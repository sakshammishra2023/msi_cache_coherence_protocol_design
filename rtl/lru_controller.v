==> flow/design.v <==
module lru_controller #(
    parameter NUM_WAYS = 4
)(
    input wire clk,
    input wire rst_n,
    input wire access_valid,               
    input wire [NUM_WAYS-1:0] access_way,  
    output reg [1:0] lru_way               
);
    reg [1:0] lru_counter [0:NUM_WAYS-1];
    integer i;
    always @(*) begin
        lru_way = 2'd0;
        for (i = 1; i < NUM_WAYS; i = i + 1) begin
            if (lru_counter[i] > lru_counter[lru_way]) begin
                lru_way = i[1:0];
            end
        end
    end
    always @(posedge clk or negedge rst_n) begin
        if (!rst_n) begin
            lru_counter[0] <= 2'd0;
            lru_counter[1] <= 2'd1;
            lru_counter[2] <= 2'd2;
            lru_counter[3] <= 2'd3;
        end else if (access_valid) begin
            case (access_way)
                4'b0001: begin   
                    lru_counter[0] <= 2'd0;   
                    if (lru_counter[1] < 2'd3) lru_counter[1] <= lru_counter[1] + 1;
                    if (lru_counter[2] < 2'd3) lru_counter[2] <= lru_counter[2] + 1;
                    if (lru_counter[3] < 2'd3) lru_counter[3] <= lru_counter[3] + 1;
                end
                4'b0010: begin   
                    lru_counter[1] <= 2'd0;
                    if (lru_counter[0] < 2'd3) lru_counter[0] <= lru_counter[0] + 1;
                    if (lru_counter[2] < 2'd3) lru_counter[2] <= lru_counter[2] + 1;
                    if (lru_counter[3] < 2'd3) lru_counter[3] <= lru_counter[3] + 1;
                end
                4'b0100: begin   
                    lru_counter[2] <= 2'd0;
                    if (lru_counter[0] < 2'd3) lru_counter[0] <= lru_counter[0] + 1;
                    if (lru_counter[1] < 2'd3) lru_counter[1] <= lru_counter[1] + 1;
                    if (lru_counter[3] < 2'd3) lru_counter[3] <= lru_counter[3] + 1;
                end
                4'b1000: begin   
                    lru_counter[3] <= 2'd0;
                    if (lru_counter[0] < 2'd3) lru_counter[0] <= lru_counter[0] + 1;
                    if (lru_counter[1] < 2'd3) lru_counter[1] <= lru_counter[1] + 1;
                    if (lru_counter[2] < 2'd3) lru_counter[2] <= lru_counter[2] + 1;
                end
                default: begin
                end
            endcase
        end
    end
endmodule
# From RTL to reports: lru_controller
# What the tools print for lru_controller, step after step.
# Lines are those of the file above, counted from 1.
# Operators carry their Yosys type and port widths (W data, S select, Z words).
# Library cell names are shortened.
# Not given: -
[setup] top_module="lru_controller" clk_port="clk" lib="sky130hd" pvt_corner="tt_025C_1v80"

# Word level
# Source: Yosys, flattened and elaborated. Widths are those after wreduce. Registers that Yosys merges into a memory's read port (data or address) are not register bits. Print and check cells do not count. Equal cells are merged and count once.
[bits] register_bits=8 latchBits=0 mem_bits_rw=0 mem_bits_ro=0 clocked_rd_ports_x_width=0 memories=0 out_inout_bits=2 word_cells=53
[classes] n_addsub=4 mul=0 n_div=0 cmp=7 eq_ne=14 shifts=0 mux=13 bitwise=0 reduce_and_logical=11
[ops] op="$pmux W2 S4" count=2
[ops] op="$pmux W2 S2" count=4
[ops] op="$reduce_and A3 Y1" count=4
[ops] op="$reduce_or A3 Y1" count=4
[ops] op="$mux W2" count=6
[ops] op="$add A2 B1 Y2 const B" count=4
[ops] op="$ne A2 B1 Y1 const B" count=4
[ops] op="$lt A2 B2 Y1 const B" count=4
[ops] op="$eq A2 B2 Y1 const B" count=4
[ops] op="$gt A2 B2 Y1" count=3
[ops] op="$eq A2 B1 Y1 const B" count=2
[ops] op="$logic_not A2 Y1" count=2
[ops] op="$eq A4 B1 Y1 const B" count=1
[ops] op="$eq A4 B2 Y1 const B" count=1
[ops] op="$eq A4 B3 Y1 const B" count=1
[ops] op="$eq A4 B4 Y1 const B" count=1
[ops] op="$reduce_bool A4 Y1" count=1
[ops] op="$mux W1" count=1

# Depth
# Longest topological path by Yosys (ltp), each cell counted once; first at word level (registers and memories cut), then after technology mapping (sequential cells cut; the memories' decode and read muxes count).
[depth] depth_word=10 ABC_AREA=0 ltp_mapped=13 mapped_depth_nobuf=13

# After synthesis
# Source: synth_stat.txt of the flow (Yosys; design flattened, memories mapped). It holds for the ABC_AREA given above (unset counts as 0); a run with the other value may have another netlist.
[synth_totals] cell_count=92 area_mm2=0.0008358 flip_flops=8
[by_type] cell="ha_1" count=11 type_area_um2=137.632
[by_type] cell="dfstp_2" count=4 type_area_um2=105.101
[by_type] cell="dfrtp_1" count=4 type_area_um2=100.096
[by_type] cell="mux2_2" count=6 type_area_um2=67.565
[by_type] cell="mux2i_1" count=4 type_area_um2=40.038
[by_type] cell="inv_1" count=9 type_area_um2=33.782
[by_type] cell="nor2_1" count=8 type_area_um2=30.029
[by_type] cell="o21ai_0" count=6 type_area_um2=30.029
[by_type] cell="a2111oi_0" count=3 type_area_um2=26.275
[by_type] cell="nor4b_1" count=3 type_area_um2=26.275
[by_type] cell="nand2_1" count=5 type_area_um2=18.768
[by_type] cell="nand2b_1" count=3 type_area_um2=18.768
[by_type] cell="xor2_2" count=1 type_area_um2=16.266
[by_type] cell="a21oi_1" count=3 type_area_um2=15.014
[by_type] cell="buf_4" count=2 type_area_um2=15.014
[by_type] cell="mux2_4" count=1 type_area_um2=15.014
[by_type] cell="nor4b_2" count=1 type_area_um2=15.014
[by_type] cell="o21a_1" count=2 type_area_um2=15.014
# Not listed: further types 13, cells in them 16.

# Worst setup path after synthesis
# Path of least setup slack by OpenSTA after synthesis, without wires, with an ideal clock, recovery checks aside; 20% of the period is set as input and as output delay. Where synthesis merged equal registers, the netlist keeps one of their names.
[synth_path] path_type="flip-flop to output port" startpoint="register lru_counter[1][0]" endpoint="output lru_way[0]" clock_period_ns=3.92 output_delay_ns=0.784 t_arrival_ns=2.727 required_ns=3.136 setup_slack_ns=0.409 delay_ns=2.727 driving_pins=14 path_buffers=0 period_less_setup_slack_ns=3.511
# "delay_ns" is the arrival time less input delay plus setup time.
# A path that ends at an output port has no setup time.
# "driving_pins" counts driving pins, that of a launching flip-flop among them; a cell with two outputs on the path counts twice.
# "period_less_setup_slack_ns" = period - worst setup slack (recovery checks aside). The figure is calculated, with input and output delays left at 20% of the set period.
# The rows between start and end are the longest chain of elaborated cells between them; the timing report does not say that the signal goes this way. Where chains are equally long, one stands for them.
# Each line given opens the expression or statement behind the cell; cells for indexed reads and writes are added by Yosys, which also makes memories of some case tables.
# At most two assigning lines are given for a register; there are more.
[synth_between] path_cell_list="dfstp_2 inv_1 ha_1 nor2_1 o21a_1 a211oi_1 ha_1 nor2b_1 o21ai_0 mux2i_1 ha_1 nor2b_1 o21ai_0 o21ai_0" elab_chain_cells=10 cone_cells=16 classes_between="compare: 3; eq/ne: 6; mux: 5; reduce/logical: 2"
[synth_lines] item="start, declared" line=10 source="reg [1:0] lru_counter [0:NUM_WAYS-1];"
[synth_lines] item="start, assigned" line=30 source="if (lru_counter[1] < 2'd3) lru_counter[1] <= lru_counter[1] + 1;"
[synth_lines] item="start, assigned" line=43 source="if (lru_counter[1] < 2'd3) lru_counter[1] <= lru_counter[1] + 1;"
[synth_lines] item="$gt A2 B2 Y1" line=15 source="if (lru_counter[i] > lru_counter[lru_way]) begin"
[synth_lines] item="$mux W1" line=15
[synth_lines] item="$eq A2 B2 Y1" line=15
[synth_lines] item="$pmux W2 S4" line=15
[synth_lines] item="$gt A2 B2 Y1" line=15
[synth_lines] item="$mux W2" line=15
[synth_lines] item="$eq A2 B2 Y1" line=15
[synth_lines] item="$pmux W2 S4" line=15
[synth_lines] item="$gt A2 B2 Y1" line=15
[synth_lines] item="$mux W2" line=15
[synth_lines] item="end, declared" line=8 source="output reg [1:0] lru_way"

Design lru_controller on sky130hd. What follows are 2 stored runs of the flow, each under its own settings; their order means nothing. The constraints put input and output delay at 20% of the set period each and load the outputs with 0.01 pF.
[run 1] settings: period_ns=4.21, CORE_UTILIZATION=61, SETUP_SLACK_MARGIN=1.16, PLACE_DENSITY_LB_ADDON=0.3, HOLD_SLACK_MARGIN=0.13, CORE_MARGIN=8, CELL_PAD_IN_SITES_DETAIL_PLACEMENT=1, GPL_ROUTABILITY_DRIVEN=0, CTS_CLUSTER_SIZE=87, CTS_CLUSTER_DIAMETER=252, CAP_MARGIN=30, SLEW_MARGIN=5
[run 1] result: did not finish, clock tree synthesis stopped with DPL-0033
[run 2] settings: period_ns=2.66, CORE_UTILIZATION=71, PLACE_DENSITY_LB_ADDON=0.22, TNS_END_PERCENT=5, ABC_AREA=1, GPL_TIMING_DRIVEN=1, CTS_CLUSTER_SIZE=10, CTS_CLUSTER_DIAMETER=122, CAP_MARGIN=20, CORE_MARGIN=2, SLEW_MARGIN=20
[run 2] result: did not finish, clock tree synthesis stopped with DPL-0038
